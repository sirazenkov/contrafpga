==> flow/design.v <==
module syn_gen #(
  parameter H_TOTAL  = 1056,  
  parameter H_SYNC   =  128,  
  parameter H_BPORCH =   88,  
  parameter H_RES    =  800,  
  parameter V_TOTAL  =  628,  
  parameter V_SYNC   =    4,  
  parameter V_BPORCH =   23,  
  parameter V_RES    =  600,  
  parameter RD_HRES  =  640,
  parameter RD_VRES  =  480,
  parameter HS_POL   =    1,  
  parameter VS_POL   =    1   
)(
  input I_pxl_clk,  
  input I_rst_n,    
  output reg O_rden,
  output reg O_de,
  output reg O_hs,
  output reg O_vs
);
  reg [15:0] V_cnt;
  reg [15:0] H_cnt;
  wire Pout_de_w;
  wire Pout_hs_w;
  wire Pout_vs_w;
  reg  Pout_de_dn;
  reg  Pout_hs_dn;
  reg  Pout_vs_dn;
  wire Rden_w;
  reg  Rden_dn;
  always @(posedge I_pxl_clk or negedge I_rst_n) begin
    if (!I_rst_n)
      V_cnt <= 16'd0;
    else begin
      if ((V_cnt >= (V_TOTAL-1'b1)) && (H_cnt >= (H_TOTAL-1'b1)))
        V_cnt <= 16'd0;
      else if (H_cnt >= (H_TOTAL-1'b1))
        V_cnt <=  V_cnt + 1'b1;
      else
        V_cnt <= V_cnt;
    end
  end
  always @(posedge I_pxl_clk or negedge I_rst_n) begin
    if (!I_rst_n)
      H_cnt <= 16'd0;
    else if (H_cnt >= (H_TOTAL-1'b1))
      H_cnt <= 16'd0;
    else
      H_cnt <= H_cnt + 1'b1;
  end
  assign Pout_de_w = (H_cnt >= (H_SYNC+H_BPORCH)) && (H_cnt <= (H_SYNC+H_BPORCH+H_RES-1'b1)) &&
                     (V_cnt >= (V_SYNC+V_BPORCH)) && (V_cnt <= (V_SYNC+V_BPORCH+V_RES-1'b1));
  assign Pout_hs_w = !((H_cnt >= 16'd0) && (H_cnt <= (H_SYNC-1'b1)));
  assign Pout_vs_w = !((V_cnt >= 16'd0) && (V_cnt <= (V_SYNC-1'b1)));
  assign Rden_w = (H_cnt >= (H_SYNC+H_BPORCH)) && (H_cnt <= (H_SYNC+H_BPORCH+RD_HRES-1'b1)) &&
                  (V_cnt >= (V_SYNC+V_BPORCH)) && (V_cnt <= (V_SYNC+V_BPORCH+RD_VRES-1'b1));
  always @(posedge I_pxl_clk or negedge I_rst_n) begin
    if (!I_rst_n) begin
      Pout_de_dn <= 1'b0;
      Pout_hs_dn <= 1'b1;
      Pout_vs_dn <= 1'b1;
      Rden_dn    <= 1'b0;
    end else begin
      Pout_de_dn <= Pout_de_w;
      Pout_hs_dn <= Pout_hs_w;
      Pout_vs_dn <= Pout_vs_w;
      Rden_dn    <= Rden_w   ;
    end
  end
  always @(posedge I_pxl_clk or negedge I_rst_n) begin
    if (!I_rst_n) begin
      O_de   <= 1'b0;
      O_hs   <= 1'b1;
      O_vs   <= 1'b1;
      O_rden <= 1'b0;
    end else begin
      O_de   <= Pout_de_dn;
      O_hs   <= HS_POL ? ~Pout_hs_dn : Pout_hs_dn;
      O_vs   <= VS_POL ? ~Pout_vs_dn : Pout_vs_dn;
      O_rden <= Rden_dn;
    end
  end
endmodule
# From RTL to reports: syn_gen
# The steps from the RTL of syn_gen to its reports follow in flow order.
# Line numbers count from 1 in the design file above.
# Operators: Yosys type, input widths -> output width; for muxes data width and select width s.
# Library cell names are shortened.
# Not given: n/a
[design]
design = "syn_gen"
clk_port = "I_pxl_clk"
library = "sky130hd"
corner = "tt_025C_1v80"

# Word-level counts
# Yosys after proc, flatten, opt, wreduce and memory -nomap, before mapping. Memory bits, and registers merged into a memory's read port (data or address), are not among the register bits. Print and check cells are not counted. Equal cells are merged and count once.
[classes]
addsub = 2
n_cmp = 12
muxes = 3
logic = 2
n_reduce_logical = 12
[ops]
columns = ["operator", "count"]
rows = [
  ["$le 16x10->1 const B", 3],
  ["$mux 16", 3],
  ["$add 16x1->16 const B", 2],
  ["$ge 16x1->1 const B", 2],
  ["$ge 16x10->1 const B", 1],
  ["$ge 16x11->1 const B", 1],
  ["$le 16x2->1 const B", 1],
  ["$ge 16x5->1 const B", 1],
  ["$le 16x7->1 const B", 1],
  ["$ge 16x8->1 const B", 1],
  ["$le 16x9->1 const B", 1],
  ["$logic_and 1x1->1", 9],
  ["$not 1->1", 2],
  ["$logic_not 1->1", 2],
  ["$reduce_bool 2->1", 1],
]
[bits]
ff_bits = 40
input_bits = 2
output_inout_bits = 4
elab_cells = 41

# Longest topological paths
# Longest topological path by Yosys (ltp), each cell counted once; first at word level (registers and memories cut), then after technology mapping (sequential cells cut; the memories' decode and read muxes count).
[depth]
ltp_word = 4
abc_area = 0
depth_mapped = 7
ltp_nobuf = 7

# After synthesis
# Source: synth_stat.txt of the flow (Yosys; design flattened, memories mapped). It holds for the ABC_AREA given above (unset counts as 0); a run with the other value may have another netlist.
# The area totals of this step are shown rounded.
[synth_totals]
mapped_cells = 188
yosys_area_um2 = 1896
sequential_area_um2 = 1006
ffs = 40
n_buf = 5
[types]
columns = ["cell", "count", "area_total_um2"]
rows = [
  ["dfrtp_1", 36, 900.864],
  ["nor2_1", 32, 120.115],
  ["dfstp_2", 4, 105.101],
  ["ha_1", 4, 50.048],
  ["nand3_1", 10, 50.048],
  ["nand2_1", 13, 48.797],
  ["a22o_1", 5, 43.792],
  ["xnor2_1", 5, 43.792],
  ["o21ai_0", 8, 40.038],
  ["xor2_1", 4, 35.034],
  ["and3_1", 5, 31.28],
  ["nor2b_1", 5, 31.28],
  ["a21oi_1", 5, 25.024],
  ["a31oi_1", 4, 25.024],
  ["and2_1", 4, 25.024],
  ["nor3_1", 5, 25.024],
  ["inv_1", 6, 22.522],
  ["nand4_1", 3, 18.768],
]
# Not listed: further types 25, cells in them 30.

# Path before layout
# Path of least setup slack by OpenSTA after synthesis, without wires, with an ideal clock, recovery checks aside; 20% of the period is set as input and as output delay. Where synthesis merged equal registers, the netlist keeps one of their names.
[synth_path]
path_type = "register -> register"
startpoint = "register H_cnt[0]"
endpoint = "register H_cnt[10]"
tclk_ps = 1760
setup_ps = 132
t_first_pin_ps = 0
arrival_ps = 1562
required_time_ps = 1628
slack_ps = 66
delay_ps = 1694
driving_pins = 8
path_buffers = 2
synth_period_reached_ps = 1694
# "delay_ps" = arrival - input delay + setup time.
# "driving_pins": output pins that drive a net of the path, with the launching flip-flop's if there is one; two outputs of one cell count as two.
# "synth_period_reached_ps" = period - worst setup slack (recovery checks aside). The figure is calculated, with input and output delays left at 20% of the set period.
# The rows between start and end are the longest chain of elaborated cells between them; the timing report does not say that the signal goes this way. Where chains are equally long, one stands for them.
# Each line given opens the expression or statement behind the cell; cells for indexed reads and writes are added by Yosys, which also makes memories of some case tables.
# At most two assigning lines are given for a register; there are more.
[synth_via]
cell_sequence = "dfrtp_1 -> ha_1 -> nand4_1 -> nand3_1 -> a21o_1 -> buf_2 -> buf_1 -> nor2_1"
elab_chain_len = 2
cells_between = 3
cone_classes = "1 x add/sub; 1 x compare; 1 x mux"
[synth_lines]
columns = ["element", "line", "rtl"]
rows = [
  ["from (decl)", 23, "reg [15:0] H_cnt;"],
  ["from (assign)", 46, "H_cnt <= 16'd0;"],
  ["from (assign)", 50, "H_cnt <= H_cnt + 1'b1;"],
  ["$add 16x1->16", 50, ""],
  ["$mux 16", 47, "else if (H_cnt >= (H_TOTAL-1'b1))"],
  ["to (assign)", 46, ""],
  ["to (assign)", 50, ""],
  ["to (decl)", 23, ""],
]

# Timing after layout
# Path of least setup slack in the final report of entry A (OpenROAD, finished layout, wires in). Where an end is a register, its clock arrival counts in the times.
# The path's times are printed in steps of 10 ps; the period is the one set.
[layout_path]
path_type = "register -> register"
startpoint = "register V_cnt[10]"
endpoint = "register Pout_de_dn"
tclk_ps = 1550
setup_ps = 60
t_first_pin_ps = 300
arrival_ps = 2080
required_time_ps = 1790
slack_ps = -290
driving_pins = 8
path_buffers = 3
# The rows between start and end are the longest chain of elaborated cells between them; the timing report does not say that the signal goes this way. Where chains are equally long, one stands for them.
# At most two assigning lines are given for a register; there are more.
[layout_via]
cell_sequence = "dfrtp_1 -> or4_4 -> nor3_4 -> buf_6 -> buf_4 -> nand4_1 -> buf_4 -> nor2_4"
elab_chain_len = 3
cells_between = 4
cone_classes = "2 x compare; 2 x reduce/logical"
[layout_lines]
columns = ["element", "line", "rtl"]
rows = [
  ["from (decl)", 22, "reg [15:0] V_cnt;"],
  ["from (assign)", 39, "V_cnt <=  V_cnt + 1'b1;"],
  ["from (assign)", 41, "V_cnt <= V_cnt;"],
  ["$ge 16x5->1", 53, "(V_cnt >= (V_SYNC+V_BPORCH)) && (V_cnt <= (V_SYNC+V_BPORCH+V_RES-1'b1));"],
  ["$logic_and 1x1->1 (2 in a row)", 52, "assign Pout_de_w = (H_cnt >= (H_SYNC+H_BPORCH)) && (H_cnt <= (H_SYNC+H_BPORCH+H_RES-1'b1)) &&"],
  ["to (assign)", 60, "Pout_de_dn <= 1'b0;"],
  ["to (assign)", 65, "Pout_de_dn <= Pout_de_w;"],
  ["to (decl)", 27, "reg  Pout_de_dn;"],
]

# Record of 2 stored runs of the RTL-to-layout flow on syn_gen, platform sky130hd. The runs are unordered. Constraints: input delay and output delay 20% of the set period each, output load 0.01 pF.
# "achieved_period_ps" means the clock period less the worst setup slack. The figure is calculated, with input and output delays left at 20% of the set period.
# "worst_setup_path_time_ps": the worst setup path's part of the clock period (all of it between registers, 20% less for each end at a port) less its slack. A launch clock that arrives late makes it longer, a capture clock that arrives late makes it shorter.
# "power_uw" rests on the timing tool's default activity at the inputs, not on a simulated workload.
# "worst_setup_path_time_ps" is given in steps of 10 ps.
# The measured numbers are rounded.

[[run]]
name = "entry A"
[run.settings]
period_ns = 1.55
CORE_UTILIZATION = 44
SETUP_SLACK_MARGIN = 0.14
PLACE_DENSITY = 0.46
CORE_MARGIN = 6
CELL_PAD_IN_SITES_DETAIL_PLACEMENT = 1
TNS_END_PERCENT = 70
ABC_AREA = 0
GPL_ROUTABILITY_DRIVEN = 1
SLEW_MARGIN = 5
MIN_ROUTING_LAYER = "met2"
MAX_ROUTING_LAYER = "met5"
CAP_MARGIN = 20
[run.results]
synth_chip_area_um2 = 1896
dieArea_um2 = 6027
final_util_frac = 0.649
setup_ws_ps = -292
ws_hold_ps = 370
power_uw = 2634
achieved_period_ps = 1842
worst_setup_path_time_ps = 1840
critical_path_kind = "register -> register"

[[run]]
name = "entry B"
[run.settings]
period_ns = 1.47
CORE_UTILIZATION = 35
SETUP_SLACK_MARGIN = 0.14
PLACE_DENSITY_LB_ADDON = 0.22
CORE_ASPECT_RATIO = 1.91
CELL_PAD_IN_SITES_GLOBAL_PLACEMENT = 0
CELL_PAD_IN_SITES_DETAIL_PLACEMENT = 2
TNS_END_PERCENT = 25
ABC_AREA = 0
GPL_ROUTABILITY_DRIVEN = 1
CTS_CLUSTER_DIAMETER = 107
SLEW_MARGIN = 20
MAX_ROUTING_LAYER = "met4"
CAP_MARGIN = 20
CORE_MARGIN = 2
[run.results]
synth_chip_area_um2 = 1896
dieArea_um2 = 6052
final_util_frac = 0.492
setup_ws_ps = -343
ws_hold_ps = 351
power_uw = 3255
achieved_period_ps = 1813
worst_setup_path_time_ps = 1810
critical_path_kind = "register -> register"
